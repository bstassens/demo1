==> flow/design.v <==
`timescale 1ns/1ps
module fib(
  input wire clk,
  output reg [7:0] y
);
  reg [7:0] tmp;
  initial
    begin
      y = 'b00000000;
      tmp = 'b00000000;
    end
  always @(posedge clk)
    begin
      y <= y + tmp;
      tmp <= y;
      if(y == 0)
        begin
          y <= 1;
        end
      if(y == 'b10010000)
        begin
          y <= 0;
        end
    end
endmodule
# ---- Tool chain data of fib
# The steps from the RTL of fib to its reports follow in flow order.
# Lines are those of the file above, counted from 1.
# A cell with -- has no value.
dict set report inputs {
  design {fib}
  clock {clk}
  library {sky130hd}
  pvt_corner {tt_025C_1v80}
}

# ---- Word level
# Source: Yosys, flattened and elaborated, memories not mapped. Widths are those after wreduce. Registers that Yosys merges into a memory's read port (data or address) are not register bits. Print and check cells do not count. Equal cells are merged and count once.
dict set report word_totals {
  reg_bits 16
  input_bits 1
  out_inout_bits 8
  wordCells 8
}
dict set report classes {
  add_sub_neg 1
  eq_ne 1
  mux 1
  n_reduce_logical 2
}
# cell n
set ops {}
lappend ops {{8-bit adder} 1}
lappend ops {{8-bit equality test with constant B} 1}
lappend ops {{8-bit logical NOT} 1}
lappend ops {{2-bit OR reduction} 1}
lappend ops {{1-bit two-way mux} 1}

# ---- Logic depth
# Depth = most cells in a row (Yosys ltp): at word level without a register or memory, in the mapped netlist without a sequential cell, where the memories' decode and read muxes count.
dict set report depth {
  word_depth 2
  ABC_AREA 0
  mapped_depth 7
  depth_no_buf 7
}

# ---- Netlist
# The flow's flattened synthesis, as Yosys stat reports it; memories are mapped. The netlist is that of the ABC_AREA named above (0 if unset); the other value can give another one.
# The area totals of this step are shown rounded.
dict set report mapped {
  mapped_cells 71
  mapped_area_um2 720
  seq_area_um2 320
  ffs 16
  n_buf 1
}
# type n type_area_um2
set by_type {}
lappend by_type {sky130_fd_sc_hd__dfxtp_1 16 320.307}
lappend by_type {sky130_fd_sc_hd__ha_1 7 87.584}
lappend by_type {sky130_fd_sc_hd__a211oi_1 5 37.536}
lappend by_type {sky130_fd_sc_hd__fa_1 1 20.019}
lappend by_type {sky130_fd_sc_hd__a211o_1 2 17.517}
lappend by_type {sky130_fd_sc_hd__inv_1 4 15.014}
lappend by_type {sky130_fd_sc_hd__nand2_1 4 15.014}
lappend by_type {sky130_fd_sc_hd__nand3_1 3 15.014}
lappend by_type {sky130_fd_sc_hd__nor2_1 4 15.014}
lappend by_type {sky130_fd_sc_hd__o21a_1 2 15.014}
lappend by_type {sky130_fd_sc_hd__and3_1 2 12.512}
lappend by_type {sky130_fd_sc_hd__nor2b_1 2 12.512}
lappend by_type {sky130_fd_sc_hd__buf_6 1 11.261}
lappend by_type {sky130_fd_sc_hd__mux2i_1 1 10.01}
lappend by_type {sky130_fd_sc_hd__o21ai_0 2 10.01}
lappend by_type {sky130_fd_sc_hd__a2bb2oi_1 1 8.758}
lappend by_type {sky130_fd_sc_hd__o31a_1 1 8.758}
lappend by_type {sky130_fd_sc_hd__xnor2_1 1 8.758}
# Not listed: further types 12, cells in them 12.

# ---- Timing after synthesis
# Path of least setup slack by OpenSTA after synthesis, without wires, with an ideal clock, recovery checks aside; 20% of the period is set as input and as output delay. Where synthesis merged equal registers, the netlist keeps one of their names.
dict set report synth_path {
  path_type {register to register}
  start {register y[0]}
  end {register y[6]}
  period_ns 1.7
  setup_time_ns 0.122
  t_first_pin_ns 0.000
  t_arrival_ns 1.511
  t_required_ns 1.578
  slack_ns 0.066
  delay_ns 1.633
  path_stages 8
  path_buffers 0
  period_less_setup_slack_ns 1.634
}
# "delay_ns" = arrival - input delay + setup time.
# "path_stages" counts driving pins, that of a launching flip-flop among them; a cell with two outputs on the path counts twice.
# "period_less_setup_slack_ns" = period - worst setup slack (recovery checks aside). The figure is calculated, with input and output delays left at 20% of the set period.
# Between the ends stands the longest chain of elaborated cells between them, by number of cells; it is not shown to be the way that was timed. Of several equally long chains one is given.
# Each line given opens the expression or statement behind the cell; cells for indexed reads and writes are added by Yosys, which also makes memories of some case tables.
# At most two assigning lines are given for a register; there are more.
dict set report synth_between {
  cell_sequence {sky130_fd_sc_hd__dfxtp_1 -> sky130_fd_sc_hd__ha_1 -> sky130_fd_sc_hd__inv_1 -> sky130_fd_sc_hd__fa_1 -> sky130_fd_sc_hd__nor2b_1 -> sky130_fd_sc_hd__o31a_1 -> sky130_fd_sc_hd__o22ai_1 -> sky130_fd_sc_hd__mux2i_1}
  elab_chain_cells 2
  cone_cells 4
  cone_lines 3
  cone_classes {1 x add/sub; 1 x eq/ne; 2 x reduce/logical}
}
# element line
set synth_lines {}
lappend synth_lines {{from (decl)} 4} ;# output reg [7:0] y
lappend synth_lines {{from (assign)} 14} ;# y <= y + tmp;
lappend synth_lines {{from (assign)} 18} ;# y <= 1;
lappend synth_lines {{8-bit logical NOT} 16} ;# if(y == 0)
lappend synth_lines {{2-bit OR reduction} --}
lappend synth_lines {{to (assign)} 14}
lappend synth_lines {{to (assign)} 18}
lappend synth_lines {{to (decl)} 4}

# ---- Path in the finished layout
# From the final timing report of run 1: the path of least setup slack in the routed layout; clock arrival at registers is part of the times.
dict set report layout_path {
  path_type {register to register}
  start {register y[1]}
  end {register y[5]}
  period_ns 1.07
  setup_time_ns 0.06
  t_first_pin_ns 0.24
  t_arrival_ns 1.69
  t_required_ns 1.26
  slack_ns -0.43
  path_stages 6
  path_buffers 0
}
# Between the ends stands the longest chain of elaborated cells between them, by number of cells; it is not shown to be the way that was timed. Of several equally long chains one is given.
# At most two assigning lines are given for a register; there are more.
dict set report layout_between {
  cell_sequence {sky130_fd_sc_hd__dfxtp_2 -> sky130_fd_sc_hd__ha_4 -> sky130_fd_sc_hd__a211o_1 -> sky130_fd_sc_hd__a211oi_2 -> sky130_fd_sc_hd__or4_1 -> sky130_fd_sc_hd__nand2_1}
  elab_chain_cells 2
  cone_cells 4
  cone_lines 3
  cone_classes {1 x add/sub; 1 x eq/ne; 2 x reduce/logical}
}
# element line
set layout_lines {}
lappend layout_lines {{from (decl)} 4} ;# output reg [7:0] y
lappend layout_lines {{from (assign)} 14} ;# y <= y + tmp;
lappend layout_lines {{from (assign)} 18} ;# y <= 1;
lappend layout_lines {{8-bit logical NOT} 16} ;# if(y == 0)
lappend layout_lines {{2-bit OR reduction} --}
lappend layout_lines {{to (assign)} 14}
lappend layout_lines {{to (assign)} 18}
lappend layout_lines {{to (decl)} 4}

## Implementation results

Record of 2 stored runs of the RTL-to-layout flow on fib, platform sky130hd. The runs are unordered. Constraints: input delay and output delay 20% of the set period each, output load 0.01 pF.
"period_reached_ns" means the clock period less the worst setup slack. The figure is calculated, with input and output delays left at 20% of the set period.
By "fin_power_mw" is meant OpenSTA's value without simulated activity: inputs other than the clock are taken to toggle once in ten clock periods, and the tool carries that through the logic.
The measured numbers are rounded.

# run 1
==> flow/run.sh <==
#!/bin/bash
# the make line also repeats the synthesis and layout settings of config.mk as NAME=value (left out here)
make -C /OpenROAD-flow-scripts/flow DESIGN_CONFIG=/design/flow/config.mk WORK_HOME=/design/flow/orfs CLKGATE_MAP_FILE= finish
==> flow/config.mk <==
export PLATFORM = sky130hd
export DESIGN_NAME = fib
export DESIGN_NICKNAME = fib
export VERILOG_FILES = /design/flow/design.v
export SDC_FILE = /design/flow/constraint.sdc
export NUM_CORES = 4
export LEC_CHECK = 0
export CAP_MARGIN = 20
export CELL_PAD_IN_SITES_DETAIL_PLACEMENT = 1
export CORE_ASPECT_RATIO = 0.93
export CORE_MARGIN = 7
export CORE_UTILIZATION = 15
export CTS_CLUSTER_SIZE = 27
export PLACE_DENSITY_LB_ADDON = 0.19
export SLEW_MARGIN = 20
export TNS_END_PERCENT = 70
==> flow/constraint.sdc <==
create_clock -name core_clock -period 1.07 [get_ports {clk}]
set_input_delay 0.2140 -clock core_clock [delete_from_list [all_inputs] [get_ports {clk}]]
set_output_delay 0.2140 -clock core_clock [all_outputs]
set_load 0.01 [all_outputs]

==> run 1: results <==
synth_area_um2=720
final_die_area_um2=6900
fin_util_pct=27
worstSetupSlack_ns=-0.43
hold_worst_slack_ns=0.49
fin_power_mw=1.1
period_reached_ns=1.505

# run 2
==> flow/run.sh <==
#!/bin/bash
# the make line also repeats the synthesis and layout settings of config.mk as NAME=value (left out here)
make -C /OpenROAD-flow-scripts/flow DESIGN_CONFIG=/design/flow/config.mk WORK_HOME=/design/flow/orfs CLKGATE_MAP_FILE= finish
==> flow/config.mk <==
export PLATFORM = sky130hd
export DESIGN_NAME = fib
export DESIGN_NICKNAME = fib
export VERILOG_FILES = /design/flow/design.v
export SDC_FILE = /design/flow/constraint.sdc
export NUM_CORES = 4
export LEC_CHECK = 0
export CAP_MARGIN = 20
export CELL_PAD_IN_SITES_DETAIL_PLACEMENT = 0
export CELL_PAD_IN_SITES_GLOBAL_PLACEMENT = 3
export CORE_MARGIN = 4
export CORE_UTILIZATION = 30
export GPL_ROUTABILITY_DRIVEN = 1
export HOLD_SLACK_MARGIN = 0.03
export MAX_ROUTING_LAYER = met5
export MIN_ROUTING_LAYER = met2
export PLACE_DENSITY_LB_ADDON = 0.13
export SETUP_SLACK_MARGIN = 0.38
export SLEW_MARGIN = 20
==> flow/constraint.sdc <==
create_clock -name core_clock -period 1.86 [get_ports {clk}]
set_input_delay 0.3720 -clock core_clock [delete_from_list [all_inputs] [get_ports {clk}]]
set_output_delay 0.3720 -clock core_clock [all_outputs]
set_load 0.01 [all_outputs]

==> run 2: results <==
synth_area_um2=720
final_die_area_um2=3200
fin_util_pct=46
worstSetupSlack_ns=0.36
hold_worst_slack_ns=0.39
fin_power_mw=0.54
period_reached_ns=1.502
